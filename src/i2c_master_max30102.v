==> flow/design.v <==
`timescale 1ns / 1ps
module i2c_master_max30100 (
    input  wire       clk_1MHz,    
    input  wire       rst_n,       
    input  wire       start,       
    input  wire       rw,          
    input  wire [6:0] slave_addr,  
    input  wire [7:0] reg_addr,    
    input  wire [7:0] data_in,     
    output reg  [7:0] data_out,    
    output reg        ready,       
    inout  wire       sda_max,     
    output reg        scl_max      
);
    localparam IDLE        = 4'b0000;
    localparam START_COND  = 4'b0001;
    localparam SEND_ADDR   = 4'b0010;
    localparam ACK1        = 4'b0011;
    localparam SEND_REG    = 4'b0100;
    localparam ACK2        = 4'b0101;
    localparam WRITE_DATA  = 4'b0110;
    localparam ACK3        = 4'b0111;
    localparam STOP_COND   = 4'b1000;
    localparam READ_DATA   = 4'b1001;
    localparam READ_ACK    = 4'b1010;
    localparam WAIT_DELAY  = 4'b1011;
    reg [3:0] state;   
    reg [3:0] bit_cnt;
    reg [7:0] tx_byte;
    reg sda_out, sda_oe;
    assign sda_max = sda_oe ? (~sda_out ? 1'b0 : 1'bz) : 1'bz;
    reg [7:0] delay_counter;
    wire delay_done = (delay_counter == 10);
    always @(posedge clk_1MHz or negedge rst_n) begin
        if (!rst_n)
            delay_counter <= 0;
        else if (!delay_done)
            delay_counter <= delay_counter + 1;
        else
            delay_counter <= 0;
    end
    always @(posedge clk_1MHz or negedge rst_n) begin
        if (!rst_n) begin
            state       <= IDLE;
            ready       <= 1;
            scl_max     <= 1;
            sda_out     <= 1;
            sda_oe      <= 1;
            bit_cnt     <= 0;
            tx_byte     <= 8'd0;
            data_out    <= 8'd0;
        end else begin
            case (state)
                IDLE: begin
                    ready   <= 1;
                    scl_max <= 1;
                    sda_out <= 1;
                    sda_oe  <= 1;
                    if (start) begin
                        ready   <= 0;
                        state   <= START_COND;
                    end
                end 
                START_COND: begin
                    if (delay_done) begin
                        sda_out <= 0;
                        state   <= SEND_ADDR;
                        tx_byte <= {slave_addr, rw};
                        bit_cnt <= 7;
                    end
                end 
                SEND_ADDR, SEND_REG, WRITE_DATA: begin
                    if (delay_done) begin
                        scl_max <= 0;
                        sda_out <= tx_byte[bit_cnt];
                        if (bit_cnt == 0) begin
                            state <= state + 1;
                            sda_oe <= 0;
                        end else begin
                            bit_cnt <= bit_cnt - 1;
                        end
                    end
                end 
                ACK1, ACK2, ACK3: begin
                    if (delay_done) begin
                        scl_max <= 1;
                        state   <= state + 1;
                    end
                end 
                READ_DATA: begin
                    if (delay_done) begin
                        scl_max <= 1;
                        data_out[bit_cnt] <= sda_max;
                        if (bit_cnt == 0) begin
                            state <= READ_ACK;
                            sda_oe <= 1;
                        end else begin
                            bit_cnt <= bit_cnt - 1;
                        end
                    end
                end 
                READ_ACK: begin
                    if (delay_done) begin
                        scl_max <= 1;
                        state   <= STOP_COND;
                    end
                end 
                STOP_COND: begin
                    if (delay_done) begin
                        scl_max <= 1;
                        sda_out <= 1;
                        sda_oe  <= 1;
                        state   <= IDLE;
                        ready   <= 1;
                    end
                end 
                default: state <= IDLE;
            endcase
        end
    end
endmodule
======== Reports on i2c_master_max30100 ========
The steps from the RTL of i2c_master_max30100 to its reports follow in flow order.
Line numbers count from 1 in the design file above.
Operators: Yosys type, input widths -> output width; for muxes data width and select width s.
Cell names lack the library's common part.
A cell with -- has no value.
set-up
  top module .............................. i2c_master_max30100
  clock ................................... clk_1MHz
  cell library ............................ sky130hd
  timing corner ........................... tt_025C_1v80

======== After elaboration ========
Source: Yosys, flattened and elaborated, memories not mapped. Widths are those after wreduce. Registers that Yosys merges into a memory's read port (data or address) are not register bits. Print and check cells do not count. Equal cells are merged and count once.
cells by class
  bitwise gates (word level) .............. 3
  shift-type cells ........................ 3
  muxes and demuxes ....................... 29
  reduce/logical cells .................... 19
  add/sub/neg operators ................... 4
  eq/ne operators ......................... 23
operator list
  kind                   count
  $mux 4                 12
  $pmux 4 s7             1
  $ne 2x2->1 const B     10
  $eq 4x3->1 const B     4
  $eq 4x4->1 const B     3
  $mux 1                 10
  $reduce_and 9->1       1
  $shift 1x5->8          1
  $shift 1x5->8 const A  1
  $eq 4x2->1 const B     2
  $logic_not 4->1        2
  $reduce_and 4->1       2
  $reduce_bool 4->1      2
  $add 8x1->8 const B    1
  $eq 8x4->1 const B     1
  $shiftx 8x4->1         1
  $and 8x8->8            1
  $or 8x8->8             1
  $not 8->8              1
  $pmux 4 s2             1
  $mux 8                 1
  $pmux 1 s4             2
  $reduce_and 2->1       3
  $reduce_or 3->1        2
  $reduce_and 6->1       1
  $reduce_bool 6->1      1
  $reduce_or 6->1        1
  $neg 4->5              1
Not listed: further kinds 10, cells in them 11.
storage and ports
  register bits ........................... 36
  elaborated cells ........................ 90

======== Longest topological paths ========
Longest topological path by Yosys (ltp), each cell counted once; first at word level (registers and memories cut), then after technology mapping (sequential cells cut; the memories' decode and read muxes count).
logic depth
  depth after elaboration ................. 5
  ABC_AREA ................................ 0
  mapped depth ............................ 8
  mapped depth without buffers ............ 7

======== After synthesis ========
Source: synth_stat.txt of the flow (Yosys; design flattened, memories mapped). It holds for the ABC_AREA given above (unset counts as 0); a run with the other value may have another netlist.
cell types
  cell      count  area in all (sq um)
  dfrtp_1   24     600.576
  ha_1      10     125.12
  nor2_1    15     56.304
  dfstp_2   2      52.55
  a21boi_0  6      45.043
  xnor2_1   5      43.792
  inv_1     10     37.536
  a21oi_1   7      35.034
  a221oi_4  1      26.275
  xor2_1    3      26.275
  a31oi_1   4      25.024
  nand3_1   5      25.024
  o21ai_0   5      25.024
  nor4b_4   1      23.773
  nand2_1   6      22.522
  mux2i_1   2      20.019
  nor3_1    4      20.019
  and3_1    3      18.768
Other cell types: 25; their cells: 36.
mapped netlist
  flip-flop cells ......................... 26
  buffers ................................. 6
  cell area after synthesis ............... 1480.2 sq um
  mapped cells ............................ 149

======== Path before layout ========
OpenSTA on the mapped netlist: ideal clock, no wires. The path of least setup slack (recovery checks aside). Input and output delay are each 20% of the period. Register names are those of the netlist, which keeps one name where synthesis merged equal registers.
path post-synthesis
  path type ............................... register -> register
  start ................................... register state[0]
  end ..................................... register state[3]
  data arrival time ....................... 1864 ps
  setup slack ............................. 395 ps
  path delay .............................. 1985 ps
  period .................................. 2380 ps
  buffers on the path ..................... 1
  launch time at the first pin ............ 0 ps
  stages on the path ...................... 9
  period reached after synthesis .......... 1985 ps
"path delay" is the arrival time less input delay plus setup time.
"stages on the path" counts driving pins, that of a launching flip-flop among them; a cell with two outputs on the path counts twice.
"period reached after synthesis" = period - worst setup slack (recovery checks aside). The figure is calculated, with input and output delays left at 20% of the set period.
Between the ends stands the longest chain of elaborated cells between them, by number of cells; it is not shown to be the way that was timed. Of several equally long chains one is given.
A line is the first line of the expression or statement that the cell stems from. Yosys adds cells for indexed reads and writes and turns some case tables into memories.
At most two assigning lines are given for a register; there are more.
between the ends, post-synthesis
  path through ............................ dfrtp_1 > inv_1 > ha_1 > buf_2 > a21oi_2 > o21ai_1 > a221oi_4 > o21ai_1 > a22o_1
  length of the longest elaborated chain .. 4
  elaborated cells between the ends (all ways) .. 28
ends and longest elaborated chain, post-synthesis
  what                RTL line  text
  start: declaration  27        reg [3:0] state;
  start: assignment   77        state <= state + 1;
  start: assignment   87        state   <= state + 1;
  $add 4x1->4         77
  $mux 4              76        if (bit_cnt == 0) begin
  $mux 4              73        if (delay_done) begin
  $pmux 4 s7          53        case (state)
  end: assignment     77
  end: assignment     87
  end: declaration    27

======== Path in the finished layout ========
Path of least setup slack in the final report of run 1 (OpenROAD, finished layout, wires in). Where an end is a register, its clock arrival counts in the times.
The report prints the path's times to 10 ps; the period is as set.
path after layout
  path type ............................... register -> register
  start ................................... register state[0]
  end ..................................... register state[3]
  stages on the path ...................... 8
  launch time at the first pin ............ 280 ps
  data arrival time ....................... 2490 ps
  setup slack ............................. 1330 ps
  period .................................. 3640 ps
  buffers on the path ..................... 0
Between the ends stands the longest chain of elaborated cells between them, by number of cells; it is not shown to be the way that was timed. Of several equally long chains one is given.
At most two assigning lines are given for a register; there are more.
between the ends, after layout
  path through ............................ dfrtp_1 > inv_1 > ha_1 > a21oi_2 > o21ai_1 > a221oi_4 > o21ai_1 > a22o_1
  length of the longest elaborated chain .. 4
  elaborated cells between the ends (all ways) .. 28
ends and longest elaborated chain, after layout
  what                RTL line  text
  start: declaration  27        reg [3:0] state;
  start: assignment   77        state <= state + 1;
  start: assignment   87        state   <= state + 1;
  $add 4x1->4         77
  $mux 4              76        if (bit_cnt == 0) begin
  $mux 4              73        if (delay_done) begin
  $pmux 4 s7          53        case (state)
  end: assignment     77
  end: assignment     87
  end: declaration    27

Wiki page: i2c_master_max30100 / flow data

2 stored runs of i2c_master_max30100 in the flow (synthesis by Yosys, layout by OpenROAD, sky130hd cells), in arbitrary order. Constraints: input delay and output delay 20% of the set period each, output load 0.01 pF.
By "total power after layout" is meant OpenSTA's value without simulated activity: inputs other than the clock are taken to toggle once in ten clock periods, and the tool carries that through the logic.

======== run 1 ========
==> flow/run.sh <==
#!/bin/bash
# the make line also repeats the synthesis and layout settings of config.mk as NAME=value (left out here)
make -C /OpenROAD-flow-scripts/flow DESIGN_CONFIG=/design/flow/config.mk WORK_HOME=/design/flow/orfs CLKGATE_MAP_FILE= finish
==> flow/config.mk <==
export PLATFORM = sky130hd
export DESIGN_NAME = i2c_master_max30100
export DESIGN_NICKNAME = i2c_master_max30100
export VERILOG_FILES = /design/flow/design.v
export SDC_FILE = /design/flow/constraint.sdc
export NUM_CORES = 4
export LEC_CHECK = 0
export CAP_MARGIN = 20
export CORE_MARGIN = 5
export CORE_UTILIZATION = 24
export CTS_CLUSTER_SIZE = 83
export MAX_ROUTING_LAYER = met5
export PLACE_DENSITY_LB_ADDON = 0.26
export SETUP_SLACK_MARGIN = 0.14
export SLEW_MARGIN = 20
export TNS_END_PERCENT = 50
==> flow/constraint.sdc <==
create_clock -name core_clock -period 3.64 [get_ports {clk_1MHz}]
set_input_delay 0.7280 -clock core_clock [delete_from_list [all_inputs] [get_ports {clk_1MHz}]]
set_output_delay 0.7280 -clock core_clock [all_outputs]
set_load 0.01 [all_outputs]

-------- measured, run 1 --------
  setup slack of the critical path ........ 1328 ps
  total power after layout ................ 1252 µW
  setup TNS ............................... 0 ps
  final utilization ....................... 29.3 %
  final worst hold slack .................. 478 ps
  synthesized cell area ................... 1480.2 sq um
  overall die area ........................ 7837.6 sq um

======== run 2 ========
==> flow/run.sh <==
#!/bin/bash
# the make line also repeats the synthesis and layout settings of config.mk as NAME=value (left out here)
make -C /OpenROAD-flow-scripts/flow DESIGN_CONFIG=/design/flow/config.mk WORK_HOME=/design/flow/orfs CLKGATE_MAP_FILE= finish
==> flow/config.mk <==
export PLATFORM = sky130hd
export DESIGN_NAME = i2c_master_max30100
export DESIGN_NICKNAME = i2c_master_max30100
export VERILOG_FILES = /design/flow/design.v
export SDC_FILE = /design/flow/constraint.sdc
export NUM_CORES = 4
export LEC_CHECK = 0
export CAP_MARGIN = 20
export CORE_MARGIN = 2
export CORE_UTILIZATION = 40
export SETUP_SLACK_MARGIN = -0.04
export SLEW_MARGIN = 20
==> flow/constraint.sdc <==
create_clock -name core_clock -period 2.35 [get_ports {clk_1MHz}]
set_input_delay 0.4700 -clock core_clock [delete_from_list [all_inputs] [get_ports {clk_1MHz}]]
set_output_delay 0.4700 -clock core_clock [all_outputs]
set_load 0.01 [all_outputs]

-------- measured, run 2 --------
  setup slack of the critical path ........ 202 ps
  total power after layout ................ 1885 µW
  setup TNS ............................... 0 ps
  final utilization ....................... 47.6 %
  final worst hold slack .................. 469 ps
  synthesized cell area ................... 1480.2 sq um
  overall die area ........................ 4202.9 sq um
